==> flow/design.v <==
module fifo (
	idata,
	odata,
	wr_en,
	rd_en,
	empty,
	full,
	ordy,
	clk,
	rst_
);
input	[34:0]	idata;
output	[34:0]	odata;
input			wr_en;
input			rd_en; 
output			empty;
output			full;
output			ordy;
input	clk, rst_;
reg	[34:0]	ram	[0:4];
reg	[2:0]	rd_addr, wr_addr;
reg	[3:0]	d_cnt;
wire			set;
integer	i;
always @ (posedge clk) begin
	if (rst_ == 1'b0) 
		wr_addr	<= 0;
	else if (set) 
		if (wr_addr == 4)
			wr_addr	<= 0;
		else
			wr_addr	<= wr_addr + 1;
end
always @ (posedge clk) begin
	if (rst_ == 1'b0) 
		rd_addr	<= 0;
	else if (~empty & rd_en) 
		if (rd_addr == 4)
			rd_addr	<= 0;
		else
			rd_addr	<= rd_addr + 1;
end
always @ (posedge clk) begin
	if (rst_ == 1'b0) 
		d_cnt	<= 0;
	else if (~full  & wr_en & ~(rd_en & ~empty)) 
		d_cnt	<= d_cnt + 1;
	else if (~empty & rd_en & ~wr_en) 
		d_cnt	<= d_cnt - 1;
end
assign	full	= (d_cnt == 5);
assign	empty	= (d_cnt == 0);
assign	set	= (~full | rd_en) & wr_en;
assign	ordy	= ((5 - d_cnt) >= 5) ? 1'b1 : 1'b0;
assign	odata	= ~empty ? ram[rd_addr] : 0;
always @ (posedge clk) begin
	if (rst_ == 1'b0) 
		for (i = 0; i < 5; i = i + 1)
			ram[i]	<= 0;
	else if (set) 
		ram[wr_addr]	<= idata;
end
endmodule
[Step by step through the tools: fifo]
Tool output for the design above, in the order of the flow.
Lines are those of the file above, counted from 1.
Operators: Yosys type, input widths -> output width; for muxes data width and select width s.
Library cell names are shortened.
A cell with -- has no value.
Inputs
  top: fifo
  clock input: clk
  library: sky130hd
  timing corner: tt_025C_1v80

[Elaborated design]
Yosys after proc, flatten, opt, wreduce and memory -nomap, before mapping. Print and check cells are not counted. Equal cells are merged and count once.
Memory sizes are those after Yosys's memory passes, which may raise the word count (mostly to a power of two), join words into wider ones and drop unused or constant bits.
Word-level totals
  output and inout bits: 38
  memory cells: 1
  bits in writable memories: 280
  register bits after elaboration: 10
  input bits: 39
  word-level cells: 40
Cells by class
  $lt $le $gt $ge: 1
  equal/unequal tests: 3
  reductions and logical operators: 2
  bitwise operators: 10
  add/subtract/negate cells: 5
  mux-type cells: 15
Memories
  ram: depth 8, bits a word 35, RTL line 20  | reg [34:0] ram [0:4];
Operators by type and width (count)
  $mux 35: 3
  $ge 32x3->1 const B: 1
  $mux 3: 6
  $mux 4: 2
  $add 3x1->3 const B: 2
  $eq 3x3->1 const B: 2
  $and 1x1->1: 5
  $sub 3x4->5 const A: 1
  $not 1->1: 4
  $add 4x1->4 const B: 1
  $sub 4x1->4 const B: 1
  $eq 4x3->1 const B: 1
  $logic_not 4->1: 1
  $mux 1: 4
  $reduce_bool 2->1: 1
  $or 1x1->1: 1

[Depth]
Yosys ltp: most cells in a row. Word level: on the elaborated netlist, between registers, memories and ports. Mapped: between sequential cells and ports; inverters and the memories' decode and read muxes count.
Logic depth
  word-level depth: 6
  ABC_AREA: 0
  depth in mapped cells: 10
  mapped depth without buffers: 9

[Netlist]
Source: synth_stat.txt of the flow (Yosys; design flattened, memories mapped). It holds for the ABC_AREA given above (unset counts as 0); a run with the other value may have another netlist.
Cell types
  edfxtp_1: count 280, total area 8.41E+03 sq um
  mux4_2: count 70, total area 1.58E+03 sq um
  nor2_1: count 145, total area 544.272 sq um
  and3_1: count 72, total area 450.432 sq um
  mux2i_1: count 37, total area 370.355 sq um
  dfxtp_1: count 13, total area 260.25 sq um
  nand2_1: count 50, total area 187.68 sq um
  buf_2: count 25, total area 125.12 sq um
  ha_1: count 8, total area 100.096 sq um
  clkbuf_1: count 25, total area 93.84 sq um
  o21ai_0: count 7, total area 35.034 sq um
  a21boi_0: count 4, total area 30.029 sq um
  a21oi_1: count 6, total area 30.029 sq um
  nand3_1: count 6, total area 30.029 sq um
  a32oi_4: count 1, total area 27.526 sq um
  inv_1: count 6, total area 22.522 sq um
  fa_1: count 1, total area 20.019 sq um
  nand3b_4: count 1, total area 20.019 sq um
Other cell types: 21; their cells: 28.
Mapped netlist
  mapped area: 12535.8 sq um
  buffer cells: 55
  sequential part of the area: 8668.3 sq um
  standard cells after synthesis: 785
  flip-flops: 293

[Path before layout]
OpenSTA on the mapped netlist: ideal clock, no wires. The path of least setup slack (recovery checks aside). Input and output delay are each 20% of the period. Register names are those of the netlist, which keeps one name where synthesis merged equal registers.
Timing path post-synthesis
  path kind: input-to-reg
  start point: input port rst_
  end point: memory ram[4][0]
  period: 4.77 ns
  setup slack: 0.116 ns
  path buffers: 1
  time at the first pin: 0.954 ns
  data arrival time: 4.178 ns
  setup time: 0.476 ns
  input delay: 0.954 ns
  stages on the path: 4
  path delay: 3.700 ns
  required time: 4.294 ns
  synthesis period reached: 4.654 ns
"path delay" = arrival - input delay + setup time.
"stages on the path": output pins that drive a net of the path, with the launching flip-flop's if there is one; two outputs of one cell count as two.
"synthesis period reached" is the clock period less the worst setup slack; recovery checks do not enter. This is arithmetic on one report: input and output delays are still those of the set period (20% each).
The rows between start and end are the longest chain of elaborated cells between them; the timing report does not say that the signal goes this way. Where chains are equally long, one stands for them.
A line is the first line of the expression or statement that the cell stems from. Yosys adds cells for indexed reads and writes and turns some case tables into memories.
Only ways into the end's enable, where the timed path ends, are counted here.
On the way, post-synthesis
  path through: clkbuf_1 o211a_2 nand3_1 o21ai_0
  length of the longest elaborated chain: 1
  elaborated cells on any way between the ends: 3
  source lines of those cells: 1
  classes of those cells: 3 x mux
Ends and longest elaborated chain, post-synthesis
  from (decl): RTL line 19  | input clk, rst_;
  $mux 3: RTL line 57  | if (rst_ == 1'b0)
  to (decl): RTL line 20  | reg [34:0] ram [0:4];

[Timing after layout]
From the final timing report of entry A: the path of least setup slack in the routed layout; clock arrival at registers is part of the times.
Timing path after layout
  path kind: reg-to-output
  start point: register (name not given)
  end point: output port odata[29]
  output delay: 0.93 ns
  path buffers: 3
  stages on the path: 7
  time at the first pin: 0.50 ns
  period: 4.67 ns
  data arrival time: 2.48 ns
  required time: 3.74 ns
  setup slack: 1.26 ns
On the way, after layout
  path through: dfxtp_4 clkbuf_16 buf_12 mux4_2 mux2i_1 nor2_1 clkdlybuf4s50_1
Ends and longest elaborated chain, after layout
  to (decl): RTL line 13  | output [34:0] odata;
No chain of elaborated cells between the ends is given.

==> runs of fifo <==
Stored flow runs of fifo (2 of them; Yosys, OpenROAD, sky130hd). They differ in their settings and are not a sequence. Constraints: input delay and output delay 20% of the set period each, output load 0.01 pF.
By "achieved clock period (ns)" is meant the clock period of the run minus its worst setup slack. This is arithmetic on one report: input and output delays are still those of the set period (20% each).
"finish__power__total" is the tool's figure for a default switching activity; nothing was simulated.

settings of entry A
{
  "period_ns": 4.67,
  "CORE_UTILIZATION": 37,
  "SETUP_SLACK_MARGIN": 1.3,
  "PLACE_DENSITY": 0.36,
  "CELL_PAD_IN_SITES_GLOBAL_PLACEMENT": 1,
  "GPL_TIMING_DRIVEN": 0,
  "GPL_ROUTABILITY_DRIVEN": 1,
  "CTS_CLUSTER_DIAMETER": 270,
  "CAP_MARGIN": 5,
  "CORE_MARGIN": 2,
  "SLEW_MARGIN": 20
}
report of entry A
yosys chip area after synthesis (um^2): 12535.8
finish__design__die__area: 35368.4
finish__design__instance__area__stdcell: 15561.2
finish__timing__setup__ws: 1.258
finish__timing__setup__tns: 0.000
finish__timing__hold__ws: 0.529
finish__power__total: 7.525e-03
achieved clock period (ns): 3.412

settings of entry B
{
  "period_ns": 3.79,
  "CORE_UTILIZATION": 70,
  "SETUP_SLACK_MARGIN": -0.35,
  "PLACE_DENSITY_LB_ADDON": 0.27,
  "CORE_ASPECT_RATIO": 0.66,
  "CORE_MARGIN": 2,
  "GPL_TIMING_DRIVEN": 1,
  "SLEW_MARGIN": 10,
  "CAP_MARGIN": 20
}
report of entry B
yosys chip area after synthesis (um^2): 12535.8
finish__design__die__area: 19017.8
finish__design__instance__area__stdcell: 14521.4
finish__timing__setup__ws: 0.203
finish__timing__setup__tns: 0.000
finish__timing__hold__ws: 0.560
finish__power__total: 8.351e-03
achieved clock period (ns): 3.587
